==> flow/design.v <==
module clk_enable(input clk,
output reg clk_enable=0, 
output reg [7:0]cam_data=8'b01100000);  
  parameter maxCount = 99999999;  
  parameter N = 27;  
	 reg [N-1:0]cnt = 0;
	 always @(posedge clk)
		begin
		   if(cnt == maxCount) 
			begin
				cnt <= 0;
              clk_enable=~clk_enable;
			end
			else
			begin
				cnt <= cnt + 1'b1;
			end			
		end		
endmodule 
# ---- Reports on clk_enable
# What the tools print for clk_enable, step after step.
# Lines are those of the file above, counted from 1.
# Operators: Yosys type, input widths -> output width; for muxes data width and select width s.
# Cell names lack the library's common part.
# A cell with - has no value.
dict set report setup {
  top {clk_enable}
  clk_port {clk}
  lib {sky130hd}
  lib_corner {tt_025C_1v80}
}

# ---- Elaborated design
# Counts by Yosys on the flattened word-level netlist (proc, flatten, opt, wreduce; memories kept). Register bits leave out memories and registers merged into their read ports (data or address); mux counts leave out enables and synchronous resets folded into registers. Print and check cells are left out. Cells with the same type and inputs are merged into one.
dict set report bits {
  regBits 28
  input_bits 1
  word_cells 5
  output_inout_bits 9
}
dict set report op_classes {
  add_sub_neg 1
  bitwise 1
  equal 1
}
# cell count
set op_table {}
lappend op_table {{$add 27x1->27 const B} 1}
lappend op_table {{$eq 27x27->1 const B} 1}
lappend op_table {{$not 1->1} 1}

# ---- Logic depth
# Depth = most cells in a row (Yosys ltp): at word level without a register or memory, in the mapped netlist without a sequential cell, where the memories' decode and read muxes count.
dict set report depth {
  depth_word 1
  ABC_AREA 0
  depth_mapped 6
}

# ---- Netlist
# The flow's flattened synthesis, as Yosys stat reports it; memories are mapped. The netlist is that of the ABC_AREA named above (0 if unset); the other value can give another one.
# Totals and module areas in this step are rounded.
# type count type_area_um2
set by_type {}
lappend by_type {dfxtp_1 27 540.518}
lappend by_type {xnor2_1 9 78.826}
lappend by_type {buf_4 8 60.058}
lappend by_type {nand3_1 11 55.053}
lappend by_type {a21oi_1 10 50.048}
lappend by_type {nand2_1 13 48.797}
lappend by_type {or4_1 6 45.043}
lappend by_type {and4_1 5 43.792}
lappend by_type {xor2_1 5 43.792}
lappend by_type {o31ai_1 5 37.536}
lappend by_type {nand4_1 5 31.28}
lappend by_type {or3_1 5 31.28}
lappend by_type {edfxtp_1 1 30.029}
lappend by_type {nor2_1 7 26.275}
lappend by_type {and3_1 4 25.024}
lappend by_type {o21ai_0 4 20.019}
lappend by_type {nor4_1 3 18.768}
lappend by_type {nor3_1 3 15.014}
# Other cell types: 13; their cells: 16.
dict set report synth_totals {
  seq_area_um2 570
  stdcells 147
  buf_cells 10
  ff_cells 28
  yosys_area_um2 1300
}

# ---- Path before layout
# Source: OpenSTA report_checks on the synthesized netlist (no wires, ideal clock, input and output delay 20% of the period each), path of least setup slack; recovery checks are left aside. Register names are those of the netlist, which keeps one name where synthesis merged equal registers.
dict set report synth_path {
  path_kind {register -> register}
  start {register cnt[0]}
  end {register clk_enable}
  t_arrival_ns 1.752
  launch_ns 0.000
  path_stages 6
  setup_slack_ns 0.840
  path_delay_ns 2.060
  clock_period_ns 2.9
  setup_ns 0.308
  synth_period_reached_ns 2.06
}
# "path_delay_ns" is the arrival time less input delay plus setup time.
# "path_stages": output pins that drive a net of the path, with the launching flip-flop's if there is one; two outputs of one cell count as two.
# "synth_period_reached_ns" = period - worst setup slack (recovery checks aside). The figure is calculated, with input and output delays left at 20% of the set period.
# The rows between start and end are the longest chain of elaborated cells between them; the timing report does not say that the signal goes this way. Where chains are equally long, one stands for them.
# A line is the first line of the expression or statement that the cell stems from. Yosys adds cells for indexed reads and writes and turns some case tables into memories.
dict set report synth_via {
  path_cell_list {dfxtp_1 ha_1 and3_1 nand2_1 nor4_1 buf_2}
  elab_chain_cells 1
  cells_between 1
  classes_between {eq/ne (1)}
}
# element line
set synth_rtl {}
lappend synth_rtl {{start: declaration} 6} ;# reg [N-1:0]cnt = 0;
lappend synth_rtl {{start: assignment} 11} ;# cnt <= 0;
lappend synth_rtl {{start: assignment} 16} ;# cnt <= cnt + 1'b1;
lappend synth_rtl {{$eq 27x27->1} 9} ;# if(cnt == maxCount)
lappend synth_rtl {{end: assignment} 12} ;# clk_enable=~clk_enable;
lappend synth_rtl {{end: declaration} 2} ;# output reg clk_enable=0,

# ---- Path in the finished layout
# From the final timing report of stored run 1: the path of least setup slack in the routed layout; clock arrival at registers is part of the times.
dict set report layout_path {
  path_kind {register -> register}
  start {register cnt[0]}
  end {register clk_enable}
  path_stages 7
  setup_ns 0.30
  setup_slack_ns 0.27
  t_arrival_ns 2.18
  clock_period_ns 2.47
  launch_ns 0.28
}
# The rows between start and end are the longest chain of elaborated cells between them; the timing report does not say that the signal goes this way. Where chains are equally long, one stands for them.
dict set report layout_via {
  path_cell_list {dfxtp_1 ha_1 and3_1 nand2_1 nor4_2 buf_4 buf_2}
  elab_chain_cells 1
  cells_between 1
  classes_between {eq/ne (1)}
}
# element line
set layout_rtl {}
lappend layout_rtl {{start: declaration} 6} ;# reg [N-1:0]cnt = 0;
lappend layout_rtl {{start: assignment} 11} ;# cnt <= 0;
lappend layout_rtl {{start: assignment} 16} ;# cnt <= cnt + 1'b1;
lappend layout_rtl {{$eq 27x27->1} 9} ;# if(cnt == maxCount)
lappend layout_rtl {{end: assignment} 12} ;# clk_enable=~clk_enable;
lappend layout_rtl {{end: declaration} 2} ;# output reg clk_enable=0,

# Flow measurements of clk_enable on sky130hd: 2 stored runs with different settings, listed in no order. Input and output delays are each 20% of the period that was set; the output load is 0.01 pF.
# "achieved_period_ns" is the run's clock period less its worst setup slack. It is reckoned from that one timing run; input and output delays stay at 20% of the period that was set.
# Values from the reports are rounded here.
run="stored run 1" settings period_ns=2.47 CORE_UTILIZATION=15 PLACE_DENSITY_LB_ADDON=0.0 CORE_ASPECT_RATIO=1.11 CELL_PAD_IN_SITES_DETAIL_PLACEMENT=2 TNS_END_PERCENT=40 GPL_TIMING_DRIVEN=0 CAP_MARGIN=40 SLEW_MARGIN=5 MAX_ROUTING_LAYER="met5" CORE_MARGIN=2
run="stored run 1" results ws_hold_ns=0.50 achieved_period_ns=2.196 die_um2=9500 worstSetupSlack_ns=0.27 final_stdcell_area_um2=1600 synthArea_um2=1300
run="stored run 2" settings period_ns=3.17 CAP_MARGIN=20 CORE_MARGIN=2 CORE_UTILIZATION=40 SLEW_MARGIN=20
run="stored run 2" results ws_hold_ns=0.49 achieved_period_ns=2.113 die_um2=3800 worstSetupSlack_ns=1.1 final_stdcell_area_um2=1400 synthArea_um2=1300
